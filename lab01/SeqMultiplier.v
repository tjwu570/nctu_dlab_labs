==> flow/design.v <==
`timescale 1ns / 1ps
module SeqMultiplier(input wire clk, input wire enable,
    input wire [7:0] A, input wire [7:0] B,
    output wire [15:0] C);
    reg [15:0] prod;
    reg [7:0] mult;
    reg [3:0] counter;
    wire shift;
    assign C = prod;
    assign shift = |(counter^7);
    always @(posedge clk) begin
        if (!enable) begin
            mult <= B;
            prod <= 0;
            counter <= 0;
        end
        else begin
            mult <= mult << 1;
            prod <= (prod + (A & {8{mult[7]}})) << shift;
            counter <= counter + shift;
        end
    end
endmodule
* Reports on SeqMultiplier *
The steps from the RTL of SeqMultiplier to its reports follow in flow order.
Line numbers count from 1 in the design file above.
Operators carry their Yosys type and port widths (W data, S select, Z words).
Library cell names are shortened.
A cell with - has no value.

set-up
  top module = SeqMultiplier
  clock = clk
  library = sky130hd
  corner = tt_025C_1v80

* Word-level counts *
Yosys after proc, flatten, opt, wreduce and memory -nomap, before mapping. Memory bits, and registers merged into a memory's read port (data or address), are not among the register bits. Print and check cells are not counted. Equal cells are merged and count once.

bit counts
  bits in registers = 28
  input port bits = 18

cells by class
  bitwise logic cells = 2
  add/sub/neg operators = 2
  mux-type cells = 1
  reduce/logical cells = 1
  shift-type cells = 1

operator list
  kind              count
  $shl A16 B1 Y16   1
  $add A16 B8 Y16   1
  $and A8 B8 Y8     1
  $mux W8           1
  $add A4 B1 Y4     1
  $reduce_or A4 Y1  1
  $not A3 Y3        1

* Depth *
Longest topological path by Yosys (ltp), each cell counted once; first at word level (registers and memories cut), then after technology mapping (sequential cells cut; the memories' decode and read muxes count).

logic depth
  depth in word-level cells = 3
  ABC_AREA = 0
  depth in mapped cells = 9
  mapped depth without buffers = 9

* After synthesis *
Source: synth_stat.txt of the flow (Yosys; design flattened, memories mapped). It holds for the ABC_AREA given above (unset counts as 0); a run with the other value may have another netlist.

mapped netlist
  chip area (Yosys) = 1617.8 µm²
  sequential part of the area = 560.5 µm²
  cell count = 183
  mapped flip-flops = 28
  buffers = 7

cell types
  type       count  area in all (µm²)
  dfxtp_1    28     560.538
  ha_1       10     125.12
  mux2_2     7      78.826
  nand2_1    16     60.058
  and2_1     9      56.304
  a21oi_1    11     55.053
  xor2_1     5      43.792
  o21ai_0    8      40.038
  nor2_1     10     37.536
  or3_1      6      37.536
  nand3_1    7      35.034
  xnor2_1    4      35.034
  nand4_1    5      31.28
  a2111oi_2  2      30.029
  mux2i_1    3      30.029
  o211ai_1   4      30.029
  and3_1     4      25.024
  a21o_1     3      22.522

Not listed: further types 25, cells in them 41.

* Path before layout *
Path of least setup slack by OpenSTA after synthesis, without wires, with an ideal clock, recovery checks aside; 20% of the period is set as input and as output delay. Where synthesis merged equal registers, the netlist keeps one of their names.

timing path after synthesis
  kind = input -> register
  start = in A[0]
  end = reg prod[15]
  arrival = 2.135 ns
  setup slack = 0.151 ns
  buffers on the path = 0
  launch time at the first pin = 0.478 ns
  stages on the path = 9
  period = 2.39 ns
  delay of the path = 1.760 ns
  data required time = 2.287 ns
  synthesis period reached = 2.239 ns

"delay of the path" is the arrival time less input delay plus setup time.
"stages on the path": output pins that drive a net of the path, with the launching flip-flop's if there is one; two outputs of one cell count as two.
"synthesis period reached" = period - worst setup slack (recovery checks aside). The figure is calculated, with input and output delays left at 20% of the set period.
Between the ends stands the longest chain of elaborated cells between them, by number of cells; it is not shown to be the way that was timed. Of several equally long chains one is given.
A line is the first line of the expression or statement that the cell stems from. Yosys adds cells for indexed reads and writes and turns some case tables into memories.

on the way, after synthesis
  cell sequence = and2_1 -> ha_1 -> inv_1 -> fa_1 -> nor2b_1 -> o31a_2 -> o21ai_2 -> o31a_1 -> a2111oi_2
  cells in the longest elaborated chain = 3
  elaborated cells between the ends (all ways) = 3
  source lines of those cells = 1
  those cells by class = add/sub: 1; shift: 1; logic: 1

RTL lines, path after synthesis
  item             line  source
  start, declared  3     input wire [7:0] A, input wire [7:0] B,
  $and A8 B8 Y8    19    prod <= (prod + (A & {8{mult[7]}})) << shift;
  $add A16 B8 Y16  19
  $shl A16 B1 Y16  19
  end, assigned    14    prod <= 0;
  end, assigned    19
  end, declared    5     reg [15:0] prod;

* Path in the finished layout *
From the final timing report of run A: the path of least setup slack in the routed layout; clock arrival at registers is part of the times.

timing path after layout
  kind = input -> register
  start = in A[0]
  end = reg prod[15]
  launch time at the first pin = 0.55 ns
  data required time = 2.95 ns
  setup slack = 0.24 ns
  arrival = 2.71 ns
  buffers on the path = 1
  stages on the path = 10
  period = 2.75 ns

Between the ends stands the longest chain of elaborated cells between them, by number of cells; it is not shown to be the way that was timed. Of several equally long chains one is given.

on the way, after layout
  cell sequence = clkdlybuf4s50_1 -> and2_1 -> ha_1 -> inv_1 -> fa_1 -> nor2b_1 -> o31a_2 -> o21ai_2 -> o31a_1 -> a2111oi_2
  cells in the longest elaborated chain = 3
  elaborated cells between the ends (all ways) = 3
  source lines of those cells = 1
  those cells by class = add/sub: 1; shift: 1; logic: 1

RTL lines, path after layout
  item             line  source
  start, declared  3     input wire [7:0] A, input wire [7:0] B,
  $and A8 B8 Y8    19    prod <= (prod + (A & {8{mult[7]}})) << shift;
  $add A16 B8 Y16  19
  $shl A16 B1 Y16  19
  end, assigned    14    prod <= 0;
  end, assigned    19
  end, declared    5     reg [15:0] prod;

Ticket comment

Top module SeqMultiplier; platform sky130hd; tools Yosys and OpenROAD; 2 stored runs in no particular order. Input and output delays are each 20% of the period that was set; the output load is 0.01 pF.
"power" rests on the timing tool's default activity at the inputs, not on a simulated workload.

Run A
==> flow/run.sh <==
#!/bin/bash
# the make line also repeats the synthesis and layout settings of config.mk as NAME=value (left out here)
make -C /OpenROAD-flow-scripts/flow DESIGN_CONFIG=/design/flow/config.mk WORK_HOME=/design/flow/orfs CLKGATE_MAP_FILE= finish
==> flow/config.mk <==
export PLATFORM = sky130hd
export DESIGN_NAME = SeqMultiplier
export DESIGN_NICKNAME = SeqMultiplier
export VERILOG_FILES = /design/flow/design.v
export SDC_FILE = /design/flow/constraint.sdc
export NUM_CORES = 4
export LEC_CHECK = 0
export CAP_MARGIN = 20
export CORE_MARGIN = 2
export CORE_UTILIZATION = 23
export SLEW_MARGIN = 20
==> flow/constraint.sdc <==
create_clock -name core_clock -period 2.75 [get_ports {clk}]
set_input_delay 0.5500 -clock core_clock [delete_from_list [all_inputs] [get_ports {clk}]]
set_output_delay 0.5500 -clock core_clock [all_outputs]
set_load 0.01 [all_outputs]

==> results of run A <==
chip area after synthesis (Yosys): 1617.8 µm²
die area: 7721.1 µm²
standard-cell area of the final layout: 2192.1 µm²
utilization: 32.3%
worst setup slack after layout: 0.244 ns
total negative slack: 0.000 ns
power: 1068 µW

Run B
==> flow/run.sh <==
#!/bin/bash
# the make line also repeats the synthesis and layout settings of config.mk as NAME=value (left out here)
make -C /OpenROAD-flow-scripts/flow DESIGN_CONFIG=/design/flow/config.mk WORK_HOME=/design/flow/orfs CLKGATE_MAP_FILE= finish
==> flow/config.mk <==
export PLATFORM = sky130hd
export DESIGN_NAME = SeqMultiplier
export DESIGN_NICKNAME = SeqMultiplier
export VERILOG_FILES = /design/flow/design.v
export SDC_FILE = /design/flow/constraint.sdc
export NUM_CORES = 4
export LEC_CHECK = 0
export ABC_AREA = 0
export CAP_MARGIN = 20
export CELL_PAD_IN_SITES_GLOBAL_PLACEMENT = 1
export CORE_MARGIN = 9
export CORE_UTILIZATION = 36
export CTS_CLUSTER_SIZE = 50
export GPL_ROUTABILITY_DRIVEN = 0
export MAX_ROUTING_LAYER = met5
export MIN_ROUTING_LAYER = met2
export SETUP_SLACK_MARGIN = -0.09
export SLEW_MARGIN = 20
export TNS_END_PERCENT = 100
==> flow/constraint.sdc <==
create_clock -name core_clock -period 4.45 [get_ports {clk}]
set_input_delay 0.8900 -clock core_clock [delete_from_list [all_inputs] [get_ports {clk}]]
set_output_delay 0.8900 -clock core_clock [all_outputs]
set_load 0.01 [all_outputs]

==> results of run B <==
chip area after synthesis (Yosys): 1617.8 µm²
die area: 7230.9 µm²
standard-cell area of the final layout: 2059.5 µm²
utilization: 49.4%
worst setup slack after layout: 1.450 ns
total negative slack: 0.000 ns
power: 661.5 µW
